==> flow/design.v <==
`timescale 1ns / 1ps
module vending_machine(
    input clk, rst,
    input insert_bill, purchase,
    input cancel,
    output reg error,
    output reg checking,
    output reg idle,
    output reg dispense,
    output reg refund
);
parameter STATE_IDLE = 4'd0;
parameter STATE_COUNT = 4'd1;
parameter STATE_CHECK = 4'd2;
parameter STATE_ERROR = 4'd3;
parameter STATE_DISPENSE = 4'd4;
parameter STATE_REFUND = 4'd5;
parameter STATE_DONE = 4'd6;
parameter PRICE = 8'd4;
reg [3:0] current_state;
reg [3:0] next_state;
reg [7:0] counter;
reg inc_counter, clear;
always @(posedge clk or posedge rst)
begin
    if (rst == 1'b1)
        counter <= 0;
    else if (inc_counter == 1'b1)
        counter <= counter + 1;
    else if (clear == 1'b1)
        counter <= 0;
    else
        counter <= counter;
end
always @(posedge clk or posedge rst)
begin
    if (rst == 1'b1)
    begin
        current_state = STATE_IDLE;
    end
    else
        current_state <= next_state;
end
always @(*)
begin
    next_state = STATE_IDLE;
    case (current_state)
        STATE_IDLE:
        begin
            if (insert_bill == 1'b1)
                next_state = STATE_COUNT;
            else
                next_state = STATE_IDLE;
        end
		STATE_COUNT:
        begin
          if (insert_bill == 1'b1)
          		next_state = STATE_CHECK;
          else if (cancel == 1'b1)
            	next_state = STATE_REFUND;
          else if (purchase == 1'b1)
           		next_state = STATE_DISPENSE;
          else
            	next_state = STATE_IDLE;
        end
      	STATE_CHECK:
        begin
          if (counter < PRICE)
            	next_state = STATE_ERROR;
      	  else 
            	next_state = STATE_DISPENSE;
        end
      	STATE_ERROR:
        begin
          next_state = STATE_IDLE;
        end
      	STATE_DISPENSE:
        begin
          if (counter > PRICE)
            	next_state = STATE_REFUND;
          else
            	next_state = STATE_DONE;
        end
      	STATE_REFUND:
        begin
          next_state = STATE_DONE;
        end
        STATE_DONE:
        begin
            next_state = STATE_IDLE;
        end
        default:
        next_state = STATE_IDLE;
    endcase
end
always @(*)
begin
    inc_counter = 1'b0;
    clear = 1'b0;
    error = 1'b0;
    dispense = 1'b0;
    refund = 1'b0;
    idle = 1'b0;
    checking = 1'b0;
    case (current_state)
        STATE_IDLE:
        begin
            if (insert_bill == 1'b1)
                inc_counter = 1'b1;
            idle = 1'b1;
        end
		STATE_COUNT:
        begin
          if (insert_bill == 1'b1)
            	checking = 1'b1;
          else if (cancel == 1'b1)
            	refund = 1'b1;
          else if (purchase == 1'b1)
            	dispense = 1'b1;
          idle = 1'b1;
        end
      	STATE_CHECK:
        begin
          if (counter < PRICE)
            	error = 1'b1;
          dispense = 1'b1;
        end
      	STATE_ERROR:
        begin
          error = 1'b1;
          idle = 1'b1;
        end
      	STATE_DISPENSE:
        begin
          if (counter > PRICE)
            	refund = 1'b1;
          dispense = 1'b1;
        end
      	STATE_REFUND:
        begin
          refund = 1'b1;
          idle = 1'b1;
        end
        STATE_DONE:
        begin
            clear = 1'b1;
        end
      	default:
      	begin
          inc_counter = 1'b0;
    	  clear = 1'b0;
    	  error = 1'b0;
    	  dispense = 1'b0;
    	  refund = 1'b0;
    	  idle = 1'b0;
    	  checking = 1'b0;
    	end
    endcase
end
endmodule
# --- Tool chain data of vending_machine ---
# Tool output for the design above, in the order of the flow.
# Line numbers count from 1 in the design file above.
# Operators carry their Yosys type and port widths (W data, S select, Z words).
# Library cell names are shortened.
design:
  top_module: "vending_machine"
  clock_port: "clk"
  lib: "sky130hd"
  corner: "tt_025C_1v80"

# --- Elaborated design ---
# Source: Yosys, flattened and elaborated, memories not mapped. Widths are those after wreduce. Registers that Yosys merges into a memory's read port (data or address) are not register bits. Print and check cells do not count.
word_totals:
  ff_bits: 11
  inputBits: 5
  output_inout_bits: 5
op_classes:
  n_addsub: 1
  cmp: 2
  n_eq: 6
  mux: 24
  n_reduce_logical: 4
op_table:
  columns: ["operator", "count"]
  rows:
  - ["$mux W8", 2]
  - ["$pmux W3 S5", 1]
  - ["$mux W1", 13]
  - ["$mux W3", 4]
  - ["$eq A3 B3 Y1 const B", 3]
  - ["$add A8 B1 Y8 const B", 1]
  - ["$gt A8 B3 Y1 const B", 1]
  - ["$lt A8 B3 Y1 const B", 1]
  - ["$eq A3 B2 Y1 const B", 2]
  - ["$logic_not A4 Y1", 1]
  - ["$reduce_or A4 Y1", 1]
  - ["$pmux W1 S2", 2]
  - ["$eq A3 B1 Y1 const B", 1]
  - ["$pmux W1 S3", 1]
  - ["$reduce_bool A2 Y1", 1]
  - ["$reduce_or A2 Y1", 1]
  - ["$mux W2", 1]

# --- Depth ---
# Depth = most cells in a row (Yosys ltp): at word level without a register or memory, in the mapped netlist without a sequential cell, where the memories' decode and read muxes count.
depth:
  depth_word: 4
  abc_area: 0
  depth_mapped: 5
  depth_no_buf: 5

# --- Synthesis result ---
# The flow's flattened synthesis, as Yosys stat reports it; memories are mapped. The netlist is that of the ABC_AREA named above (0 if unset); the other value can give another one.
# The area totals of this step are shown rounded.
synth_totals:
  stdcells: 77
  yosys_area_um2: 766
  seqArea_um2: 377
  flip_flops: 15
  buffers: 2
by_type:
  columns: ["cell", "count"]
  rows:
  - ["dfrtp_1", 14]
  - ["nand2_1", 11]
  - ["mux2i_1", 4]
  - ["dfstp_2", 1]
  - ["a21oi_1", 5]
  - ["ha_1", 2]
  - ["inv_1", 6]
  - ["nand3b_1", 2]
  - ["o21ai_0", 3]
  - ["and3_1", 2]
  - ["nand4_1", 2]
  - ["nor2b_1", 2]
  - ["nor4_2", 1]
  - ["o31ai_2", 1]
  - ["buf_6", 1]
  - ["nor2_1", 3]
  - ["or4_4", 1]
  - ["a21bo_2", 1]
# Other cell types: 14; their cells: 15.

# --- Worst setup path after synthesis ---
# OpenSTA on the mapped netlist: ideal clock, no wires. The path of least setup slack (recovery checks aside). Input and output delay are each 20% of the period. Register names are those of the netlist, which keeps one name where synthesis merged equal registers.
synth_timing:
  path_kind: "register -> output"
  start: "reg counter[7]"
  end: "out refund"
  clock_period_ps: 1840
  t_arrival_ps: 1321
  path_slack_ps: 151
  delay_ps: 1321
  stages: 4
  period_less_setup_slack_ps: 1689
# "delay_ps" is the arrival time less input delay plus setup time.
# At an output port there is no setup time.
# "stages" counts driving pins, that of a launching flip-flop among them; a cell with two outputs on the path counts twice.
# "period_less_setup_slack_ps" = period - worst setup slack (recovery checks aside). The figure is calculated, with input and output delays left at 20% of the set period.
# Between the ends stands the longest chain of elaborated cells between them, by number of cells; it is not shown to be the way that was timed. Of several equally long chains one is given.
# Each line given opens the expression or statement behind the cell; cells for indexed reads and writes are added by Yosys, which also makes memories of some case tables.
# A register here has more assigning lines than the two given.
synth_via:
  cell_sequence: "dfrtp_1 > or4_4 > o31ai_2 > nand3b_1"
  elab_chain_len: 3
  cone_cells: 3
  cone_classes: "1 x compare; 2 x mux"
synth_lines:
  columns: ["item", "line_no", "source"]
  rows:
  - ["from (decl)", 22, "reg [7:0] counter;"]
  - ["from (assign)", 29, "counter <= counter + 1;"]
  - ["from (assign)", 33, "counter <= counter;"]
  - ["$gt A8 B3 Y1", 135, "if (counter > PRICE)"]
  - ["$mux W1", 135, null]
  - ["$pmux W1 S3", 105, "case (current_state)"]
  - ["to (decl)", 10, "output reg refund"]

# --- Timing after layout ---
# Path of least setup slack in the final report of job 1 (OpenROAD, finished layout, wires in). Where an end is a register, its clock arrival counts in the times.
# The report prints the path's times to 10 ps; the period is as set.
layout_timing:
  path_kind: "register -> output"
  start: "reg counter[7]"
  end: "out error"
  clock_period_ps: 2850
  t_arrival_ps: 2140
  path_slack_ps: 140
  stages: 5
# Between the ends stands the longest chain of elaborated cells between them, by number of cells; it is not shown to be the way that was timed. Of several equally long chains one is given.
# A register here has more assigning lines than the two given.
layout_via:
  cell_sequence: "dfrtp_1 > or4_4 > nor4_2 > or2_1 > clkdlybuf4s50_1"
  elab_chain_len: 3
  cone_cells: 3
  cone_classes: "1 x compare; 2 x mux"
layout_lines:
  columns: ["item", "line_no", "source"]
  rows:
  - ["from (decl)", 22, "reg [7:0] counter;"]
  - ["from (assign)", 29, "counter <= counter + 1;"]
  - ["from (assign)", 33, "counter <= counter;"]
  - ["$lt A8 B3 Y1", 124, "if (counter < PRICE)"]
  - ["$mux W1", 124, null]
  - ["$pmux W1 S2", 105, "case (current_state)"]
  - ["to (decl)", 6, "output reg error,"]

# Measured results for vending_machine: 2 stored runs of the Yosys and OpenROAD flow on sky130hd. The settings differ; the order carries no meaning. The constraints put input and output delay at 20% of the set period each and load the outputs with 0.01 pF.
# "power_mw" is the tool's figure for a default switching activity; nothing was simulated.
# Results are given in rounded form.
runs:
  - name: "job 1"
    settings:
      period_ns: 2.85
      CORE_UTILIZATION: 48
      PLACE_DENSITY: 0.68
      HOLD_SLACK_MARGIN: 0.21
      CORE_ASPECT_RATIO: 0.62
      CELL_PAD_IN_SITES_GLOBAL_PLACEMENT: 2
      GPL_TIMING_DRIVEN: 1
      GPL_ROUTABILITY_DRIVEN: 0
      CTS_CLUSTER_DIAMETER: 383
      SLEW_MARGIN: 25
      CAP_MARGIN: 20
      CORE_MARGIN: 2
    results:
      synthArea_um2: 766
      dieArea_um2: 1940
      final_cell_area_um2: 887
      final_util_frac: 0.591
      worst_setup_slack_ps: 139
      setupTns_ps: 0
      power_mw: 0.607
  - name: "job 2"
    settings:
      period_ns: 1.49
      CORE_UTILIZATION: 53
      SETUP_SLACK_MARGIN: 0.14
      PLACE_DENSITY: 0.63
      CORE_ASPECT_RATIO: 1.04
      CORE_MARGIN: 7
      GPL_TIMING_DRIVEN: 0
      CTS_CLUSTER_SIZE: 64
      SLEW_MARGIN: 0
      MAX_ROUTING_LAYER: "met4"
      CAP_MARGIN: 20
    results:
      synthArea_um2: 766
      dieArea_um2: 2710
      final_cell_area_um2: 1030
      final_util_frac: 0.794
      worst_setup_slack_ps: -504
      setupTns_ps: -1160
      power_mw: 1.30
